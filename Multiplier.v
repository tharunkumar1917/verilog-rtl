==> flow/design.v <==
module MUL_top (
    input clk,
    input start,
    input [7:0] data_in,
    output done,
    output [15:0] product
);
    wire ldA, ldB, ldP, clrP, decB, eqz;
    MUL_datapath DP (
        .clk(clk),
        .data_in(data_in),
        .ldA(ldA),
        .ldB(ldB),
        .ldP(ldP),
        .clrP(clrP),
        .decB(decB),
        .eqz(eqz),
        .product(product)
    );
    MUL_controller CON (
        .clk(clk),
        .start(start),
        .eqz(eqz),
        .ldA(ldA),
        .ldB(ldB),
        .ldP(ldP),
        .clrP(clrP),
        .decB(decB),
        .done(done)
    );
endmodule
module MUL_datapath (
    input clk,
    input [7:0] data_in,
    input ldA, ldB, ldP, clrP, decB,
    output eqz,
    output reg [15:0] product
);
    reg [15:0] A;
    reg [7:0]  B;
    assign eqz = (B == 0);
    always @(posedge clk) begin
        if (ldA)
            A <= {8'b0, data_in};    
        if (ldB)
            B <= data_in;            
        if (clrP)
            product <= 0;
        if (ldP) begin
            if (B[0])
                product <= product + A;
        end
        if (decB) begin
            A <= A << 1;             
            B <= B >> 1;             
        end
    end
endmodule
module MUL_controller (
    input clk,
    input start,
    input eqz,
    output reg ldA, ldB, ldP, clrP, decB, done
);
    reg [2:0] state;
    parameter IDLE = 3'b000,
              LOAD = 3'b001,
              CALC = 3'b010,
              DONE = 3'b011;
    always @(posedge clk) begin
        case (state)
            IDLE: begin
                done <= 0;
                if (start)
                    state <= LOAD;
            end
            LOAD: begin
                ldA  <= 1;
                ldB  <= 1;
                clrP <= 1;
                state <= CALC;
            end
            CALC: begin
                ldA  <= 0;
                ldB  <= 0;
                clrP <= 0;
                ldP  <= 1;
                decB <= 1;
                if (eqz)
                    state <= DONE;
            end
            DONE: begin
                ldP  <= 0;
                decB <= 0;
                done <= 1;
                state <= IDLE;
            end
            default: state <= IDLE;
        endcase
    end
endmodule
---- Reports on MUL_top ----
The steps from the RTL of MUL_top to its reports follow in flow order.
Line numbers count from 1 in the design file above.
Operators carry their Yosys type and port widths (W data, S select, Z words).
Cell names lack the library's common part.
A cell with n/a has no value.
set-up
  top module .............................. MUL_top
  clock ................................... clk
  cell library ............................ sky130hd
  corner .................................. tt_025C_1v80

---- After elaboration ----
Counts by Yosys on the flattened word-level netlist (proc, flatten, opt, wreduce; memories kept). Register bits leave out memories and registers merged into their read ports (data or address). Print and check cells are left out. Cells with the same type and inputs are merged into one.
bit counts
  flip-flop bits (word level) ............. 46
  bits in latches ......................... 0
  memory bits (writable) .................. 0
  ROM bits ................................ 0
  word width x clocked read ports ......... 0
  memories kept ........................... 0
  bits of input ports ..................... 10
  output and inout bits ................... 17
  word-level cells ........................ 35
cells by class
  $add $sub $neg .......................... 1
  multiply operators ...................... 0
  div/mod/pow operators ................... 0
  order comparisons ....................... 0
  equal/unequal tests ..................... 5
  shifts and indexed selects .............. 0
  mux-type cells .......................... 13
  bitwise operators ....................... 0
  reductions and logical operators ........ 7
operators by type and width
  kind                  count
  $mux W16              5
  $add A16 B16 Y16      1
  $pmux W3 S3           1
  $reduce_bool A2 Y1    4
  $logic_not A8 Y1      1
  $mux W8               1
  $mux W7               1
  $eq A3 B2 Y1 const B  2
  $mux W3               2
  $pmux W1 S2           3
  $ne A2 B2 Y1 const B  2
  $eq A3 B1 Y1 const B  1
  $logic_not A3 Y1      1
  $reduce_and A2 Y1     1

---- Longest topological paths ----
Longest topological path by Yosys (ltp), each cell counted once; first at word level (registers and memories cut), then after technology mapping (sequential cells cut; the memories' decode and read muxes count).
depth
  depth after elaboration ................. 3
  ABC_AREA ................................ 0
  depth in mapped cells ................... 8

---- Netlist ----
Source: synth_stat.txt of the flow (Yosys; design flattened, memories mapped). It holds for the ABC_AREA given above (unset counts as 0); a run with the other value may have another netlist.
The area totals of this step are shown rounded.
cells by type
  type      count  total area (µm²)
  edfxtp_1  27     810.778
  dfxtp_1   18     360.346
  ha_1      19     237.728
  nand3_1   17     85.082
  mux2_2    7      78.826
  a21oi_1   14     70.067
  o21ai_0   14     70.067
  and2_1    10     62.56
  a21o_1    7      52.55
  a22o_1    6      52.55
  nand2_1   13     48.797
  xnor2_1   5      43.792
  xor2_1    4      35.034
  clkbuf_1  8      30.029
  mux2i_1   3      30.029
  nor3b_1   4      30.029
  a311oi_4  1      26.275
  inv_1     7      26.275
Other cell types: 27; their cells: 47.
synthesis totals
  standard cells after synthesis .......... 231
  cell area after synthesis ............... 2500 µm²
  flip-flops .............................. 45
The figures by module come from a second, unflattened synthesis with its own total; it is not the netlist above.
second synthesis, totals
  cell total of the unflattened synthesis .. 223
  area (unflattened synthesis) ............ 2500 µm²
Rows give one instance, submodules left out.
by module
  module          instances  cells  area (µm²)  seq. area (µm²)
  MUL_datapath    1          201    2300        1000
  MUL_controller  1          22     290         150
  MUL_top         1          0      0.0         0.0

---- Path before layout ----
Path of least setup slack by OpenSTA after synthesis, without wires, with an ideal clock, recovery checks aside; 20% of the period is set as input and as output delay. Where synthesis merged equal registers, the netlist keeps one of their names.
timing after synthesis
  path type ............................... reg2reg
  start point ............................. reg (name not given)
  end point ............................... reg (name not given)
  period .................................. 2.85 ns
  launch time at the first pin ............ 0.000 ns
  data arrival time ....................... 2.048 ns
  slack ................................... 0.676 ns
  delay of the path ....................... 2.174 ns
  stages on the path ...................... 9
  synthesis period reached ................ 2.174 ns
"delay of the path" = arrival - input delay + setup time.
"stages on the path" counts driving pins, that of a launching flip-flop among them; a cell with two outputs on the path counts twice.
"synthesis period reached" = period - worst setup slack (recovery checks aside). The figure is calculated, with input and output delays left at 20% of the set period.
The rows between start and end are the longest chain of elaborated cells between them; the timing report does not say that the signal goes this way. Where chains are equally long, one stands for them.
A line is the first line of the expression or statement that the cell stems from. Yosys adds cells for indexed reads and writes and turns some case tables into memories.
between the ends, after synthesis
  path through ............................ dfxtp_1 > ha_1 > fa_1 > a21o_1 > a32oi_1 > a21oi_1 > a221oi_1 > xor2_1 > o21ai_1
  length of the longest elaborated chain .. 3
  elaborated cells between the ends (all ways) .. 3
  RTL lines with such cells ............... 3
  those cells by class .................... add/sub: 1; mux: 2
ends and longest elaborated chain, after synthesis
  what              RTL line  text
  start, declared   37
  start, assigned   48
  start, assigned   51
  $add A16 B16 Y16  51
  $mux W16          50        if (B[0])
  $mux W16          49        if (ldP) begin
  end, assigned     48
  end, assigned     51
  end, declared     37

---- Path in the finished layout ----
From the final timing report of run 1: the path of least setup slack in the routed layout; clock arrival at registers is part of the times.
timing post-layout
  path type ............................... reg2reg
  start point ............................. reg DP.A[7]
  end point ............................... reg (name not given)
  period .................................. 2.34 ns
  launch time at the first pin ............ 0.29 ns
  data arrival time ....................... 2.44 ns
  slack ................................... 0.13 ns
  stages on the path ...................... 9
The rows between start and end are the longest chain of elaborated cells between them; the timing report does not say that the signal goes this way. Where chains are equally long, one stands for them.
between the ends, post-layout
  path through ............................ edfxtp_1 > ha_1 > and3_4 > and3_4 > a311oi_4 > buf_4 > a2111o_1 > nand3_1 > mux2i_1
  length of the longest elaborated chain .. 3
  elaborated cells between the ends (all ways) .. 3
  RTL lines with such cells ............... 3
  those cells by class .................... add/sub: 1; mux: 2
ends and longest elaborated chain, post-layout
  what              RTL line  text
  start, declared   39        reg [15:0] A;
  start, assigned   44        A <= {8'b0, data_in};
  start, assigned   54        A <= A << 1;
  $add A16 B16 Y16  51
  $mux W16          50        if (B[0])
  $mux W16          49        if (ldP) begin
  end, assigned     48
  end, assigned     51
  end, declared     37

FLOW RESULTS
============

Settings and measured results of 2 stored flow runs for module MUL_top (sky130hd), not sorted in any way. The constraints put input and output delay at 20% of the set period each and load the outputs with 0.01 pF.
"clock period achieved" is the run's clock period less its worst setup slack. It is reckoned from that one timing run; input and output delays stay at 20% of the period that was set.
"time used up by the worst setup path" means the part of the period allowed to the worst setup path (the constraints hold back 20% at inputs and 20% at outputs) less its slack; where the path has registers, the arrival times of their clocks count too.
"total power after layout" rests on the timing tool's default activity at the inputs, not on a simulated workload.
The results are shown rounded.

---- run 1 ----
settings
  period_ns = 2.34
  CORE_UTILIZATION = 49
  CAP_MARGIN = 20
  CORE_MARGIN = 2
  SLEW_MARGIN = 20
results
  chip area in the Yosys report ........... 2500 µm²
  area inside the die boundary ............ 5700 µm²
  standard-cell area after layout ......... 3000 µm²
  worst slack on setup checks ............. 0.13 ns
  summed negative setup slack ............. 0.000 ns
  worst hold slack after layout ........... 0.47 ns
  total power after layout ................ 4100 uW
  clock period achieved ................... 2.209 ns
  time used up by the worst setup path .... 2.21 ns
  type of the worst setup path ............ reg2reg

---- run 2 ----
settings
  period_ns = 2.27
  CORE_UTILIZATION = 70
  PLACE_DENSITY = 0.42
  CORE_MARGIN = 9
  CELL_PAD_IN_SITES_GLOBAL_PLACEMENT = 1
  CELL_PAD_IN_SITES_DETAIL_PLACEMENT = 2
  TNS_END_PERCENT = 65
  CTS_CLUSTER_DIAMETER = 219
  CAP_MARGIN = 30
  SLEW_MARGIN = 35
  MAX_ROUTING_LAYER = met4
results
  stopped before the end: placement reported GPL-0301
